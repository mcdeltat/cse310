==> flow/design.v <==
module dff #(parameter WIDTH = 1) (
    input clk,
    input [WIDTH-1:0] d,
    output reg [WIDTH-1:0] q
);
    always @(posedge clk) 
        q <= d;
endmodule
module dffr #(parameter WIDTH = 1) (
    input clk,
    input r,
    input [WIDTH-1:0] d,
    output reg [WIDTH-1:0] q
);
    always @ (posedge clk) 
        if (r) 
            q <= {WIDTH{1'b0}};
        else
            q <= d;
endmodule
module dffre #(parameter WIDTH = 1) (
    input clk,
    input r,
    input en,
    input [WIDTH-1:0] d,
    output reg [WIDTH-1:0] q
);
    always @(posedge clk)
        if (r)
            q <= {WIDTH{1'b0}};
        else if (en)
            q <= d;
        else
            q <= q;
endmodule
module brute_force_synchronizer(
    input clk,   
    input in,    
    output out   
);
    wire ff1_out, ff2_out;
    dff ff1(.clk(clk), .d(in), .q(ff1_out));
    dff ff2(.clk(clk), .d(ff1_out), .q(ff2_out));
    dff ff3(.clk(clk), .d(ff2_out), .q(out));
endmodule
module button_press_unit(
    input clk, 
    input reset, 	 
    input in, 	 
    output out	 
);
    parameter WIDTH = 20;
    wire button_sync;
    brute_force_synchronizer sync(
        .clk(clk),
        .in(in),
        .out(button_sync)
    );
    wire button_debounced;
    debouncer #(WIDTH) debounce(
        .clk(clk),
        .reset(reset),
        .in(button_sync),
        .out(button_debounced)
    );
    one_pulse one_pulse(
        .clk(clk),
        .reset(reset),
        .in(button_debounced),
        .out(out)
    );
endmodule
module debouncer(
    input clk,
    input reset,
    input in,
    output reg out
); 
    parameter WIDTH = 20;
    reg counter_reset;
    wire [WIDTH-1:0] counter_out;
    dffr #(WIDTH) counter(
        .clk(clk),
        .d(counter_out+1'b1),
        .q(counter_out),
        .r(counter_reset || reset)
    );
    reg [1:0] next_state_d;
    wire [1:0] current_state_q;
    dffr #(2) state(
        .clk(clk),
        .d(next_state_d),
        .q(current_state_q),
        .r(reset)
    );
    always @(*)
        case (current_state_q)
            2'b00: begin
                out = 1'b0;
                counter_reset = 1'b1;
                if (in)
                    next_state_d = 2'b01;
                else
                    next_state_d = 2'b00;
            end
            2'b01 : begin
                out = 1'b1;
                counter_reset = in;
                if (&counter_out)
                    next_state_d = 2'b11;
                else
                    next_state_d = 2'b01;
            end
            2'b11 : begin
                out = 1'b1;
                counter_reset = 1'b1;
                if (~in)
                    next_state_d = 2'b10;
                else
                    next_state_d = 2'b11;
            end
            2'b10 : begin
                out = 1'b0;
                counter_reset = ~in;
                if (counter_out)
                    next_state_d = 2'b00;
                else
                    next_state_d = 2'b10;
            end
            default : begin
                out = 1'b0;
                counter_reset = 1'b1;
                next_state_d = 2'b00;
            end
        endcase
endmodule
module one_pulse(
    input clk,
    input reset,
    input in,         
    output wire out   
);
    wire last_value;
    dffr last_value_storage(.clk(clk), .r(reset), .d(in), .q(last_value));
    assign out = ~last_value & in;
endmodule
======== Tool chain data of button_press_unit ========
The steps from the RTL of button_press_unit to its reports follow in flow order.
Lines are those of the file above, counted from 1.
Not given: n/a
inputs
  top module .............................. button_press_unit
  clock ................................... clk
  standard-cell library ................... sky130hd
  corner .................................. tt_025C_1v80

======== Elaborated design ========
Counts by Yosys on the flattened word-level netlist (proc, flatten, opt, wreduce; memories kept). Register bits leave out memories and registers merged into their read ports (data or address); mux counts leave out enables and synchronous resets folded into registers. Print and check cells are left out.
cells by class
  add/sub/neg operators ................... 1
  eq/ne operators ......................... 3
  muxes and demuxes ....................... 7
  bitwise gates (word level) .............. 3
  reductions and logical operators ........ 7
operator list
  cell                                    number
  adder 20 x 1 -> 20 bit with constant B  1
  AND reduction 20 bit                    1
  nonzero test 20 bit                     1
  parallel mux 2 bit (select 4 bit)       1
  OR reduction 2 bit                      3
  == test 2 bit with constant B           2
  2-to-1 mux 2 bit                        2
  parallel mux 1 bit (select 3 bit)       1
  inverter 1 bit                          2
  == test 2 x 1 -> 1 bit with constant B  1
  zero test 2 bit                         1
  parallel mux 1 bit (select 2 bit)       1
  2-to-1 mux 1 bit                        2
  bitwise AND 1 bit                       1
  logical OR 1 bit                        1
word-level totals
  register bits ........................... 26
  input bits .............................. 3

======== Depth ========
Longest topological path by Yosys (ltp), each cell counted once; first at word level (registers and memories cut), then after technology mapping (sequential cells cut; the memories' decode and read muxes count).
depth
  word-level depth ........................ 4
  ABC_AREA ................................ 0
  gate-level depth with buffers ........... 6
  mapped depth without buffers ............ 6

======== Mapped cells and area ========
Source: synth_stat.txt of the flow (Yosys; design flattened, memories mapped). It holds for the ABC_AREA given above (unset counts as 0); a run with the other value may have another netlist.
The area totals of this step are shown rounded.
synthesis totals
  mapped cells ............................ 134
  synthesis area .......................... 0.0012 mm²
  mapped flip-flops ....................... 28
  buffer cells ............................ 4
cell types
  cell type                 number  total area (µm²)
  sky130_fd_sc_hd__dfxtp_1  28      560.538
  sky130_fd_sc_hd__xor2_1   8       70.067
  sky130_fd_sc_hd__nor2_1   15      56.304
  sky130_fd_sc_hd__nor4_1   8       50.048
  sky130_fd_sc_hd__xnor2_1  5       43.792
  sky130_fd_sc_hd__nand4_1  6       37.536
  sky130_fd_sc_hd__nand3_1  7       35.034
  sky130_fd_sc_hd__nand2_1  9       33.782
  sky130_fd_sc_hd__or4_1    4       30.029
  sky130_fd_sc_hd__inv_1    7       26.275
  sky130_fd_sc_hd__a21oi_1  5       25.024
  sky130_fd_sc_hd__ha_1     2       25.024
  sky130_fd_sc_hd__nor3_1   5       25.024
  sky130_fd_sc_hd__a32o_1   2       20.019
  sky130_fd_sc_hd__o21ai_0  4       20.019
  sky130_fd_sc_hd__and4_1   2       17.517
  sky130_fd_sc_hd__o31ai_1  2       15.014
  sky130_fd_sc_hd__nand4_2  1       12.512
Not listed: further types 11, cells in them 14.
The figures by module come from a second, unflattened synthesis with its own total; it is not the netlist above.
unflattened totals
  cell total of the unflattened synthesis .. 132
  area (unflattened synthesis) ............ 0.0014 mm²
Rows give one instance, submodules left out.
modules
  module                    times used  cells  area (mm²)
  dffr (WIDTH=20)           1           42     0.00062
  debouncer (WIDTH=20)      1           80     0.00057
  dff                       3           1      0.00002
  dffr (WIDTH=2)            1           4      0.000053
  dffr                      1           2      0.000034
  one_pulse                 1           1      0.000014
  brute_force_synchronizer  1           0      0
  button_press_unit         1           0      0

======== Path before layout ========
Source: OpenSTA report_checks on the synthesized netlist (no wires, ideal clock, input and output delay 20% of the period each), path of least setup slack; recovery checks are left aside. Register names are those of the netlist, which keeps one name where synthesis merged equal registers.
timing after synthesis
  kind .................................... flip-flop to flip-flop
  from .................................... reg debounce.counter.q[0]
  to ...................................... reg debounce.counter.q[16]
  clock period ............................ 1.84 ns
  time at the first pin ................... 0.000 ns
  arrival time ............................ 1.716 ns
  required time ........................... 1.717 ns
  path slack .............................. 0.000 ns
  delay of the path ....................... 1.839 ns
  driving pins on the path ................ 6
  path buffers ............................ 0
  synthesis period reached ................ 1.84 ns
"delay of the path" is the arrival time less input delay plus setup time.
"driving pins on the path": output pins that drive a net of the path, with the launching flip-flop's if there is one; two outputs of one cell count as two.
"synthesis period reached" = period - worst setup slack (recovery checks aside). The figure is calculated, with input and output delays left at 20% of the set period.
The rows between start and end are the longest chain of elaborated cells between them; the timing report does not say that the signal goes this way. Where chains are equally long, one stands for them.
A line is the first line of the expression or statement that the cell stems from. Yosys adds cells for indexed reads and writes and turns some case tables into memories.
between the ends, after synthesis
  path through ............................ sky130_fd_sc_hd__dfxtp_1 -> sky130_fd_sc_hd__ha_1 -> sky130_fd_sc_hd__nand4_1 -> sky130_fd_sc_hd__or4_4 -> sky130_fd_sc_hd__o211a_1 -> sky130_fd_sc_hd__or2_2
  cells in the longest elaborated chain ... 1
  elaborated cells on any way between the ends .. 1
  RTL lines with such cells ............... 1
ends and longest elaborated chain, after synthesis
  what                    line  RTL
  start: declaration      13    output reg [WIDTH-1:0] q
  start: assignment       17    q <= {WIDTH{1'b0}};
  start: assignment       19    q <= d;
  adder 20 x 1 -> 20 bit  84    .d(counter_out+1'b1),
  end: assignment         17
  end: assignment         19
  end: declaration        13

======== Timing after layout ========
From the final timing report of run 1: the path of least setup slack in the routed layout; clock arrival at registers is part of the times.
timing after layout
  kind .................................... flip-flop to flip-flop
  from .................................... reg debounce.counter.q[1]
  to ...................................... reg debounce.counter.q[18]
  clock period ............................ 1.18 ns
  time at the first pin ................... 0.27 ns
  arrival time ............................ 1.95 ns
  required time ........................... 1.41 ns
  path slack .............................. -0.54 ns
  driving pins on the path ................ 6
  path buffers ............................ 0
The rows between start and end are the longest chain of elaborated cells between them; the timing report does not say that the signal goes this way. Where chains are equally long, one stands for them.
between the ends, after layout
  path through ............................ sky130_fd_sc_hd__dfxtp_2 -> sky130_fd_sc_hd__ha_4 -> sky130_fd_sc_hd__nand4_1 -> sky130_fd_sc_hd__or4_4 -> sky130_fd_sc_hd__or4_1 -> sky130_fd_sc_hd__nand2_1
  cells in the longest elaborated chain ... 1
  elaborated cells on any way between the ends .. 1
  RTL lines with such cells ............... 1
ends and longest elaborated chain, after layout
  what                    line  RTL
  start: declaration      13    output reg [WIDTH-1:0] q
  start: assignment       17    q <= {WIDTH{1'b0}};
  start: assignment       19    q <= d;
  adder 20 x 1 -> 20 bit  84    .d(counter_out+1'b1),
  end: assignment         17
  end: assignment         19
  end: declaration        13

button_press_unit through Yosys and OpenROAD on sky130hd: 2 stored runs, unordered, with their settings and measured results. The constraints put input and output delay at 20% of the set period each and load the outputs with 0.01 pF.
"achieved period": clock period set for the run, less the worst setup slack. It is reckoned from that one timing run; input and output delays stay at 20% of the period that was set.
By "critical path time" is meant the share of the clock period that the worst setup path is allowed (20% is reserved at inputs, 20% at outputs), minus its slack. Clock arrival times at its registers enter into it.
"total power after layout" is the tool's figure for a default switching activity; nothing was simulated.
The results are shown rounded.

---- run 1 ----
settings
  period_ns = 1.18
  CORE_UTILIZATION = 33
  SETUP_SLACK_MARGIN = 0.07
  PLACE_DENSITY_LB_ADDON = 0.12
  CORE_ASPECT_RATIO = 1.44
  CORE_MARGIN = 5
  TNS_END_PERCENT = 80
  CTS_CLUSTER_SIZE = 94
  CTS_CLUSTER_DIAMETER = 394
  MIN_ROUTING_LAYER = met2
  CAP_MARGIN = 20
  SLEW_MARGIN = 20
results
  synthesis area .......................... 0.0012 mm²
  area inside the die boundary ............ 0.005 mm²
  std-cell area (final layout) ............ 0.002 mm²
  post-layout utilization ................. 56 %
  worst setup slack after layout .......... -0.54 ns
  post-route setup TNS .................... -8.1 ns
  total power after layout ................ 0.0017 W
  achieved period ......................... 1.718 ns
  critical path time ...................... 1.72 ns
  kind of the worst setup path ............ flip-flop to flip-flop

---- run 2 ----
settings
  period_ns = 1.83
  CORE_UTILIZATION = 41
  SETUP_SLACK_MARGIN = 0.06
  PLACE_DENSITY_LB_ADDON = 0.14
  HOLD_SLACK_MARGIN = 0.17
  CELL_PAD_IN_SITES_DETAIL_PLACEMENT = 1
  GPL_ROUTABILITY_DRIVEN = 0
  CTS_CLUSTER_SIZE = 15
  SLEW_MARGIN = 20
  CAP_MARGIN = 20
  CORE_MARGIN = 2
results
  synthesis area .......................... 0.0012 mm²
  area inside the die boundary ............ 0.0034 mm²
  std-cell area (final layout) ............ 0.0015 mm²
  post-layout utilization ................. 55 %
  worst setup slack after layout .......... 0.100 ns
  post-route setup TNS .................... 0.000 ns
  total power after layout ................ 0.0011 W
  achieved period ......................... 1.730 ns
  critical path time ...................... 1.73 ns
  kind of the worst setup path ............ flip-flop to flip-flop
